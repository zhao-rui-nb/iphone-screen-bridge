==> flow/design.v <==
module LcdDriver(
    input pclk,               
    input rst_n,            
    output reg hs,           
    output reg vs,           
    output reg den,          
    output reg [23:0] rgb,   
    output pixel_request,  
    output [10:0] pixel_x,    
    output [10:0] pixel_y,     
    output [10:0] max_x,    
    output [10:0] max_y,     
    input [23:0] pixel_data  
);
    parameter H_SYNC_CYCLES     = 3;    
    parameter H_BACK_PORCH      = 3;     
    parameter H_ACTIVE_VIDEO    = 750;   
    parameter H_FRONT_PORCH     = 40;    
    parameter V_SYNC_CYCLES     = 3;     
    parameter V_BACK_PORCH      = 3;     
    parameter V_ACTIVE_VIDEO    = 1334;  
    parameter V_FRONT_PORCH     = 500;    
    reg [10:0] h_count = 0;     
    reg [10:0] v_count = 0;      
    wire [10:0] h_total = H_SYNC_CYCLES + H_BACK_PORCH + H_ACTIVE_VIDEO + H_FRONT_PORCH;  
    wire [10:0] v_total = V_SYNC_CYCLES + V_BACK_PORCH + V_ACTIVE_VIDEO + V_FRONT_PORCH;  
    wire [10:0] next_h_count = (h_count < (h_total - 1)) ? h_count + 1 : 0;  
    wire [10:0] next_v_count = (h_count == (h_total - 1)) ? (v_count < (v_total - 1) ? v_count + 1 : 0) : v_count;  
    always @(negedge pclk or negedge rst_n) begin
        if(!rst_n) begin
            h_count <= 0;
            v_count <= 0;
        end else begin
            h_count <= next_h_count;  
            v_count <= next_v_count;  
        end
    end
    always @(negedge pclk or negedge rst_n) begin
        if(!rst_n) begin
            hs <= 1;  
        end else begin
            if (h_count < H_SYNC_CYCLES) begin
                hs <= 0;
            end else begin
                hs <= 1;
            end
        end
    end
    always @(negedge pclk or negedge rst_n) begin
        if(!rst_n) begin
            vs <= 1;  
        end else begin
            if (v_count < V_SYNC_CYCLES) begin
                vs <= 0;
            end else begin
                vs <= 1;
            end
        end
    end
    always @(negedge pclk or negedge rst_n) begin
        if(!rst_n) begin
            den <= 0;  
        end else begin
            if (h_count >= (H_SYNC_CYCLES + H_BACK_PORCH) && h_count < (H_SYNC_CYCLES + H_BACK_PORCH + H_ACTIVE_VIDEO) && v_count >= (V_SYNC_CYCLES + V_BACK_PORCH) && v_count < (V_SYNC_CYCLES + V_BACK_PORCH + V_ACTIVE_VIDEO)) begin
                den <= 1;
            end else begin
                den <= 0;
            end
        end
    end
    wire is_next_active_video = (
        next_h_count >= (H_SYNC_CYCLES + H_BACK_PORCH) && 
        next_h_count < (H_SYNC_CYCLES + H_BACK_PORCH + H_ACTIVE_VIDEO) && 
        next_v_count >= (V_SYNC_CYCLES + V_BACK_PORCH) && 
        next_v_count < (V_SYNC_CYCLES + V_BACK_PORCH + V_ACTIVE_VIDEO)
    );
    wire [10:0] h_pos = h_count - (H_SYNC_CYCLES + H_BACK_PORCH);  
    wire [10:0] v_pos = v_count - (V_SYNC_CYCLES + V_BACK_PORCH);  
    assign pixel_request = is_next_active_video;
    assign pixel_x = next_h_count - (H_SYNC_CYCLES + H_BACK_PORCH);  
    assign pixel_y = next_v_count - (V_SYNC_CYCLES + V_BACK_PORCH);  
    assign max_x = H_ACTIVE_VIDEO;
    assign max_y = V_ACTIVE_VIDEO;
    always @(negedge pclk or negedge rst_n) begin
        if(!rst_n) begin
            rgb <= 24'b0;  
        end else begin
            rgb <= pixel_data;  
        end
    end
endmodule
Step by step through the tools: LcdDriver:

The steps from the RTL of LcdDriver to its reports follow in flow order.
Lines are those of the file above, counted from 1.
Operators: Yosys type, input widths -> output width; for muxes data width and select width s.
A cell with n/a has no value.

* top module: LcdDriver
* clock input: pclk
* standard-cell library: sky130hd
* timing corner: tt_025C_1v80

Word-level counts:

Source: Yosys, flattened and elaborated, memories not mapped. Widths are those after wreduce; folded enables and synchronous resets count as part of the registers. Registers that Yosys merges into a memory's read port (data or address) are not register bits. Print and check cells do not count. Equal cells are merged and count once.

* register bits after elaboration: 49

* add/sub/neg operators: 4
* magnitude comparators: 12
* equality and inequality tests: 1
* multiplexer cells: 6
* reduce/logical cells: 6

Operator list (count)
* $ge 11x3->1 const B: 4
* $lt 11x10->1 const B: 3
* $lt 11x11->1 const B: 3
* $mux 11: 3
* $add 11x1->11 const B: 2
* $lt 11x2->1 const B: 2
* $sub 11x3->11 const B: 2
* $eq 11x10->1 const B: 1
* $logic_and 1x1->1: 6
* $mux 1: 3

Logic depth:

Depth = most cells in a row (Yosys ltp): at word level without a register or memory, in the mapped netlist without a sequential cell, where the memories' decode and read muxes count.

* depth in word-level cells: 6
* ABC_AREA: 0
* depth in mapped cells: 11

After synthesis:

Source: synth_stat.txt of the flow (Yosys; design flattened, memories mapped). It holds for the ABC_AREA given above (unset counts as 0); a run with the other value may have another netlist.

Cell types
* sky130_fd_sc_hd__dfrtn_1: count 47, total area 1.18E+03 µm²
* sky130_fd_sc_hd__buf_4: count 26, total area 195.187 µm²
* sky130_fd_sc_hd__xnor2_1: count 12, total area 105.101 µm²
* sky130_fd_sc_hd__nor2_1: count 27, total area 101.347 µm²
* sky130_fd_sc_hd__nand2_1: count 23, total area 86.333 µm²
* sky130_fd_sc_hd__ha_1: count 6, total area 75.072 µm²
* sky130_fd_sc_hd__o21ai_0: count 15, total area 75.072 µm²
* sky130_fd_sc_hd__xor2_1: count 8, total area 70.067 µm²
* sky130_fd_sc_hd__a21oi_1: count 12, total area 60.058 µm²
* sky130_fd_sc_hd__dfstp_2: count 2, total area 52.55 µm²
* sky130_fd_sc_hd__nand4_1: count 8, total area 50.048 µm²
* sky130_fd_sc_hd__buf_6: count 3, total area 33.782 µm²
* sky130_fd_sc_hd__clkbuf_1: count 9, total area 33.782 µm²
* sky130_fd_sc_hd__inv_1: count 8, total area 30.029 µm²
* sky130_fd_sc_hd__nand3_1: count 6, total area 30.029 µm²
* sky130_fd_sc_hd__o2bb2ai_4: count 1, total area 27.526 µm²
* sky130_fd_sc_hd__nor3_1: count 5, total area 25.024 µm²
* sky130_fd_sc_hd__nor4_1: count 4, total area 25.024 µm²

Other cell types: 43; their cells: 65.

* cell count: 287
* mapped area: 2803.9 µm²
* flip-flop cells: 49
* buffer cells: 39

# Flow runs of LcdDriver

Stored flow runs of LcdDriver (2 of them; Yosys, OpenROAD, sky130hd). They differ in their settings and are not a sequence. Constraints: input delay and output delay 20% of the set period each, output load 0.01 pF.
By "overall power" is meant OpenSTA's value without simulated activity: inputs other than the clock are taken to toggle once in ten clock periods, and the tool carries that through the logic.

### Run A

Settings: `period_ns=11.7`, `CORE_UTILIZATION=17`, `SETUP_SLACK_MARGIN=1.55`, `PLACE_DENSITY_LB_ADDON=0.28`, `CORE_ASPECT_RATIO=0.65`, `CORE_MARGIN=4`, `CELL_PAD_IN_SITES_GLOBAL_PLACEMENT=3`, `CELL_PAD_IN_SITES_DETAIL_PLACEMENT=2`, `TNS_END_PERCENT=65`, `ABC_AREA=0`, `GPL_TIMING_DRIVEN=0`, `CAP_MARGIN=25`, `SLEW_MARGIN=20`

- Setup slack of the critical path: 0.420 ns
- Chip area after synthesis (Yosys): 2803.9 µm²
- Die footprint: 18660.1 µm²
- Standard-cell area of the final layout: 4700.8 µm²
- Overall power: 380.2 uW
- Total negative slack on setup checks: 0.000 ns
- Utilization: 29.4 %

### Run B

Settings: `period_ns=6.62`, `CORE_UTILIZATION=59`, `PLACE_DENSITY_LB_ADDON=0.1`, `CELL_PAD_IN_SITES_DETAIL_PLACEMENT=1`, `TNS_END_PERCENT=70`, `ABC_AREA=0`, `GPL_ROUTABILITY_DRIVEN=0`, `CTS_CLUSTER_SIZE=23`, `MIN_ROUTING_LAYER=met2`, `CAP_MARGIN=20`, `CORE_MARGIN=2`, `SLEW_MARGIN=20`

Unfinished; error DPL-0033 in placement.
